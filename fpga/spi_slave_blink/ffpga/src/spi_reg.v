==> flow/design.v <==
module spi_reg(
    input  wire i_clk,
    input  wire i_rst_n,
    input  wire i_spi_s_sck,
    input  wire i_spi_s_cs_n,
    input  wire i_spi_s_mosi,
    output wire o_spi_s_miso_oe,
    output wire o_spi_s_miso,
    output reg o_led,
    output o_led_en
);
    wire       w_rx_done;
    wire [7:0] w_rx_data;
    reg  [7:0] r_tx_data;
    assign o_led_en = 1'b1;
    spi_slave u_spi_slave (
        .i_clk           (i_clk),
        .i_rst_n         (i_rst_n),
        .i_spi_s_sck     (i_spi_s_sck),
        .i_spi_s_cs_n    (i_spi_s_cs_n),
        .i_spi_s_mosi    (i_spi_s_mosi),
        .o_spi_s_miso_oe (o_spi_s_miso_oe),
        .o_spi_s_miso    (o_spi_s_miso),
        .o_rx_done       (w_rx_done),
        .o_rx_data       (w_rx_data),
        .i_tx_data       (r_tx_data)
    );
    function [9:0] get_cmd_info(input [7:0] cmd);
        begin
            case (cmd)
                8'hAA:get_cmd_info = {1'b1,  1'b1, 8'h55};  
                8'h55:get_cmd_info = {1'b1,  1'b0, 8'hAA};  
                8'hF8:get_cmd_info = {1'b1,  1'b0, 8'h8F};  
                default: get_cmd_info = {1'b0, 1'b0, 8'h00};
            endcase
        end
    endfunction
    wire [9:0]  w_cmd_lut_tbl;  
    assign w_cmd_lut_tbl = get_cmd_info(w_rx_data);  
    wire       w_cmd_valid = w_cmd_lut_tbl[9];    
    wire       w_cmd_led   = w_cmd_lut_tbl[8];    
    wire [7:0] w_cmd_tx    = w_cmd_lut_tbl[7:0];  
    always @(posedge i_clk or negedge i_rst_n) begin
        if(!i_rst_n) begin
            o_led     <= 1'b0;
            r_tx_data <= 8'd0;
        end else if(w_rx_done) begin
            if (w_cmd_valid) begin
                o_led     <= w_cmd_led;
                r_tx_data <= w_cmd_tx;
            end else begin
                r_tx_data <= w_rx_data;
            end
        end
    end
endmodule
module spi_slave(
    input i_clk,               
    input i_rst_n,             
    input i_spi_s_sck,         
    input i_spi_s_cs_n,        
    input i_spi_s_mosi,        
    output o_spi_s_miso_oe,    
    output reg o_spi_s_miso,   
    output reg        o_rx_done,       
    output reg  [7:0] o_rx_data,       
    input  wire [7:0] i_tx_data        
    );
    reg [1:0] r_sck_sync;   
    reg [1:0] r_cs_sync;    
    reg [1:0] r_mosi_sync;  
    reg [1:0] r_miso_sync;  
    always @(posedge i_clk or negedge i_rst_n) begin
        if (!i_rst_n) begin
            r_sck_sync  <= 2'b11;  
            r_cs_sync   <= 2'b11;  
            r_mosi_sync <= 2'b00;  
            r_miso_sync <= 2'b00;  
        end else begin
            r_sck_sync  <= {r_sck_sync[0],  i_spi_s_sck};   
            r_cs_sync   <= {r_cs_sync[0],   i_spi_s_cs_n};  
            r_mosi_sync <= {r_mosi_sync[0], i_spi_s_mosi};  
            r_miso_sync <= {r_miso_sync[0], o_spi_s_miso};  
        end
    end
    wire w_sck_sync  = r_sck_sync[1];   
    wire w_cs_sync   = r_cs_sync[1];    
    wire w_mosi_sync = r_mosi_sync[1];  
    wire w_miso_sync = r_miso_sync[1];  
    wire w_sck_posedge = (r_sck_sync[1:0] == 2'b01);  
    wire w_sck_negedge = (r_sck_sync[1:0] == 2'b10);  
    assign o_spi_s_miso_oe = ~w_cs_sync;
    reg [2:0] r_rx_bit_cnt;
    reg [7:0] r_rx_shift;
    always @(posedge i_clk or negedge i_rst_n) begin
        if (!i_rst_n) begin
            r_rx_shift   <= 8'd0;
            r_rx_bit_cnt <= 3'd0;
            o_rx_done    <= 1'b0;
            o_rx_data    <= 8'd0;
        end else begin
            o_rx_done <= 1'b0;
            if (w_cs_sync == 1'b0) begin
                if (w_sck_posedge) begin
                    r_rx_shift <= {r_rx_shift[6:0], w_mosi_sync};
                    r_rx_bit_cnt <= r_rx_bit_cnt + 1'b1;
                    if (r_rx_bit_cnt == 3'd7) begin
                        o_rx_done <= 1'b1;
                        o_rx_data <= {r_rx_shift[6:0], w_mosi_sync};
                    end
                end
            end else begin
                r_rx_bit_cnt <= 3'd0;
            end
        end
    end
    reg [2:0] r_tx_bit_cnt;
    reg [7:0] r_tx_shift;    
    always @(posedge i_clk or negedge i_rst_n) begin
        if (!i_rst_n) begin
            r_tx_bit_cnt <= 3'd0;
            r_tx_shift   <= 8'd0;
            o_spi_s_miso <= 1'b0;
        end else begin
            if (w_cs_sync == 1'b0) begin
                if (r_tx_bit_cnt == 3'd0 && !w_sck_negedge) begin
                    o_spi_s_miso <= r_tx_shift[7];  
                end
                if (w_sck_negedge) begin
                    o_spi_s_miso <= r_tx_shift[6];            
                    r_tx_shift   <= {r_tx_shift[6:0], 1'b0};  
                    r_tx_bit_cnt <= r_tx_bit_cnt + 1'b1;      
                end
            end else begin
                r_tx_shift <= i_tx_data;  
                r_tx_bit_cnt <= 3'd0;     
                o_spi_s_miso <= 1'b0;     
            end
        end
    end
endmodule
## From RTL to reports: spi_reg

The steps from the RTL of spi_reg to its reports follow in flow order.
Line numbers count from 1 in the design file above.
Operators carry their Yosys type and port widths (W data, S select, Z words).
Cell names lack the library's common part.
Not given: n/a

| set-up | value |
|---|---|
| top module | spi_reg |
| clock input | i_clk |
| library | sky130hd |
| timing corner | tt_025C_1v80 |

## After elaboration

Yosys after proc, flatten, opt, wreduce and memory -nomap, before mapping. Memory bits, and registers merged into a memory's read port (data or address), are not among the register bits. Print and check cells are not counted. Equal cells are merged and count once.

| operators by class | value |
|---|---|
| add/subtract/negate cells | 2 |
| equal/unequal tests | 6 |
| muxes and demuxes | 14 |
| bitwise operators | 1 |
| reduce/logical cells | 9 |

Operators with widths:

| operator | count |
|---|---|
| $pmux W10 S3 | 1 |
| $mux W8 | 3 |
| $eq A8 B8 Y1 const B | 2 |
| $mux W3 | 4 |
| $eq A8 B7 Y1 const B | 1 |
| $add A3 B1 Y3 const B | 2 |
| $mux W1 | 6 |
| $reduce_and A2 Y1 | 2 |
| $reduce_bool A2 Y1 | 2 |
| $eq A3 B3 Y1 const B | 1 |
| $logic_not A3 Y1 | 1 |
| $reduce_and A3 Y1 | 1 |
| $reduce_bool A3 Y1 | 1 |
| $eq A2 B1 Y1 const B | 1 |
| $eq A2 B2 Y1 const B | 1 |
| $logic_and A1 B1 Y1 | 1 |
| $not A1 Y1 | 1 |
| $logic_not A1 Y1 | 1 |

| bit counts | value |
|---|---|
| bits in registers | 46 |
| bits of input ports | 5 |
| output and inout port bits | 4 |

## Depth

Depth = most cells in a row (Yosys ltp): at word level without a register or memory, in the mapped netlist without a sequential cell, where the memories' decode and read muxes count.

| logic depth | value |
|---|---|
| depth in word-level cells | 6 |
| ABC_AREA | 0 |
| depth in mapped cells | 5 |
| gate-level depth less buffers | 5 |

## Netlist

Yosys stat after the flow's synthesis: flattened, memories mapped to cells. It holds for the ABC_AREA given above (unset counts as 0); a run with the other value may have another netlist.
The area totals of this step are shown rounded.

| mapped netlist | value |
|---|---|
| cells in the netlist | 162 |
| mapped area | 0.00206 mm2 |
| area of sequential cells | 0.00116 mm2 |
| flip-flop cells | 46 |

Cell types:

| cell type | count | area in all (um2) |
|---|---|---|
| dfrtp_1 | 42 | 1.05E+03 |
| mux2_4 | 8 | 120.115 |
| dfstp_2 | 4 | 105.101 |
| mux2i_1 | 10 | 100.096 |
| mux2_2 | 7 | 78.826 |
| nand2_1 | 17 | 63.811 |
| ha_1 | 4 | 50.048 |
| o21ai_0 | 8 | 40.038 |
| o311ai_0 | 4 | 35.034 |
| inv_1 | 8 | 30.029 |
| o221ai_1 | 3 | 26.275 |
| o221a_2 | 2 | 22.522 |
| a311o_1 | 2 | 20.019 |
| buf_12 | 1 | 20.019 |
| nand2b_1 | 3 | 18.768 |
| nor2_1 | 5 | 18.768 |
| nor3b_4 | 1 | 18.768 |
| xor2_1 | 2 | 17.517 |

Not listed: further types 24, cells in them 31.
The figures by module come from a second, unflattened synthesis with its own total; it is not the netlist above.

| second synthesis, totals | value |
|---|---|
| cells (unflattened synthesis) | 163 |
| area (unflattened synthesis) | 0.00207 mm2 |

Rows give one instance, submodules left out.

By module:

| module | instances | cells | area (mm2) | seq. area (mm2) |
|---|---|---|---|---|
| spi_slave | 1 | 108 | 0.00152 | 0.000931 |
| spi_reg | 1 | 55 | 0.000554 | 0.000225 |

## Worst setup path after synthesis

Source: OpenSTA report_checks on the synthesized netlist (no wires, ideal clock, input and output delay 20% of the period each), path of least setup slack; recovery checks are left aside. Register names are those of the netlist, which keeps one name where synthesis merged equal registers.

| timing post-synthesis | value |
|---|---|
| path type | flip-flop to flip-flop |
| start point | reg u_spi_slave.r_sck_sync[0] |
| end point | reg u_spi_slave.o_rx_data[0] |
| period | 2740 ps |
| setup time | 125 ps |
| time at the first pin | 0 ps |
| arrival time | 1489 ps |
| required time | 2615 ps |
| slack | 1126 ps |
| path delay | 1614 ps |
| stages | 5 |
| period reached after synthesis | 1614 ps |

"path delay" = arrival - input delay + setup time.
"stages": output pins that drive a net of the path, with the launching flip-flop's if there is one; two outputs of one cell count as two.
"period reached after synthesis" is the clock period less the worst setup slack; recovery checks do not enter. This is arithmetic on one report: input and output delays are still those of the set period (20% each).
Between the ends stands the longest chain of elaborated cells between them, by number of cells; it is not shown to be the way that was timed. Of several equally long chains one is given.
A line is the first line of the expression or statement that the cell stems from. Yosys adds cells for indexed reads and writes and turns some case tables into memories.

| between the ends, post-synthesis | value |
|---|---|
| path through | dfstp_2 > nor3b_4 > and2_4 > buf_12 > mux2_4 |
| cells in the longest elaborated chain | 2 |

RTL lines, path post-synthesis:

| element | line | text |
|---|---|---|
| start, declared | 69 | `reg [1:0] r_sck_sync;` |
| start, assigned | 75 | `r_sck_sync  <= 2'b11;` |
| start, assigned | 80 | `r_sck_sync  <= {r_sck_sync[0],  i_spi_s_sck};` |
| $eq A2 B1 Y1 | 90 | `wire w_sck_posedge = (r_sck_sync[1:0] == 2'b01);` |
| $reduce_and A3 Y1 | n/a |  |
| end, assigned | 100 | `o_rx_data    <= 8'd0;` |
| end, assigned | 109 | `o_rx_data <= {r_rx_shift[6:0], w_mosi_sync};` |
| end, declared | 66 | `output reg  [7:0] o_rx_data,` |

## Worst path after layout

Path of least setup slack in the final report of run A (OpenROAD, finished layout, wires in). Where an end is a register, its clock arrival counts in the times.
The path's times are printed in steps of 10 ps; the period is the one set.

| timing post-layout | value |
|---|---|
| path type | flip-flop to flip-flop |
| start point | reg u_spi_slave.r_tx_bit_cnt[0] |
| end point | reg u_spi_slave.o_spi_s_miso |
| period | 1180 ps |
| setup time | 130 ps |
| time at the first pin | 300 ps |
| arrival time | 1660 ps |
| required time | 1340 ps |
| slack | -320 ps |
| stages | 6 |

Between the ends stands the longest chain of elaborated cells between them, by number of cells; it is not shown to be the way that was timed. Of several equally long chains one is given.
A register here has more assigning lines than the two given.

| between the ends, post-layout | value |
|---|---|
| path through | dfrtp_1 > inv_2 > ha_1 > nand2b_1 > mux2i_1 > a211oi_1 |
| cells in the longest elaborated chain | 5 |

RTL lines, path post-layout:

| element | line | text |
|---|---|---|
| start, declared | 117 | `reg [2:0] r_tx_bit_cnt;` |
| start, assigned | 121 | `r_tx_bit_cnt <= 3'd0;` |
| start, assigned | 132 | `r_tx_bit_cnt <= r_tx_bit_cnt + 1'b1;` |
| $logic_not A3 Y1 | 126 | `if (r_tx_bit_cnt == 3'd0 && !w_sck_negedge) begin` |
| $logic_and A1 B1 Y1 | 126 |  |
| $mux W1 | 126 |  |
| $mux W1 | 129 | `if (w_sck_negedge) begin` |
| $mux W1 | 125 | `if (w_cs_sync == 1'b0) begin` |
| end, assigned | 127 | `o_spi_s_miso <= r_tx_shift[7];` |
| end, assigned | 130 | `o_spi_s_miso <= r_tx_shift[6];` |
| end, declared | 64 | `output reg o_spi_s_miso,` |

Measured results for spi_reg: 2 stored runs of the Yosys and OpenROAD flow on sky130hd. The settings differ; the order carries no meaning. The constraints put input and output delay at 20% of the set period each and load the outputs with 0.01 pF.
"clock period achieved" is the run's clock period less its worst setup slack. It is reckoned from that one timing run; input and output delays stay at 20% of the period that was set.
"critical path time" is the time allowed to the run's worst setup path (the clock period less input and output delay, where it has them) less its slack. Clock arrival times count: a late capture clock shortens it, a late launch clock lengthens it.
"power" is the tool's figure for a default switching activity; nothing was simulated.
"critical path time" is known to 10 ps.
The results are shown rounded.
Among the settings, -- means not set for that run.

| run name | period_ns | CORE_UTILIZATION | SETUP_SLACK_MARGIN | PLACE_DENSITY_LB_ADDON | CORE_ASPECT_RATIO | CELL_PAD_IN_SITES_GLOBAL_PLACEMENT | CELL_PAD_IN_SITES_DETAIL_PLACEMENT | TNS_END_PERCENT | GPL_ROUTABILITY_DRIVEN | CTS_CLUSTER_DIAMETER | CAP_MARGIN | SLEW_MARGIN | MIN_ROUTING_LAYER | MAX_ROUTING_LAYER | CORE_MARGIN | ABC_AREA | GPL_TIMING_DRIVEN | synthesized cell area (mm2) | area inside the die boundary (mm2) | area of the standard cells in the finished layout (mm2) | utilization after routing (%) | worst setup slack after layout (ps) | setup TNS (ps) | power (mW) | clock period achieved (ps) | critical path time (ps) | worst setup path kind |
|---|---|---|---|---|---|---|---|---|---|---|---|---|---|---|---|---|---|---|---|---|---|---|---|---|---|---|---|
| run A | 1.18 | 68 | 0.27 | 0.12 | 0.59 | 0 | 0 | 55 | 0 | 315 | 5 | 35 | met1 | met5 | 2 | -- | -- | 0.00206 | 0.0035 | 0.00272 | 93.4 | -316 | -8700 | 3.07 | 1496 | 1500 | flip-flop to flip-flop |
| run B | 1.84 | 51 | 0.23 | 0.14 | -- | 2 | 2 | -- | -- | 184 | 20 | 20 | -- | -- | 8 | 0 | 1 | 0.00206 | 0.00632 | 0.00232 | 58.9 | 218 | 0 | 2.22 | 1622 | 1620 | flip-flop to flip-flop |
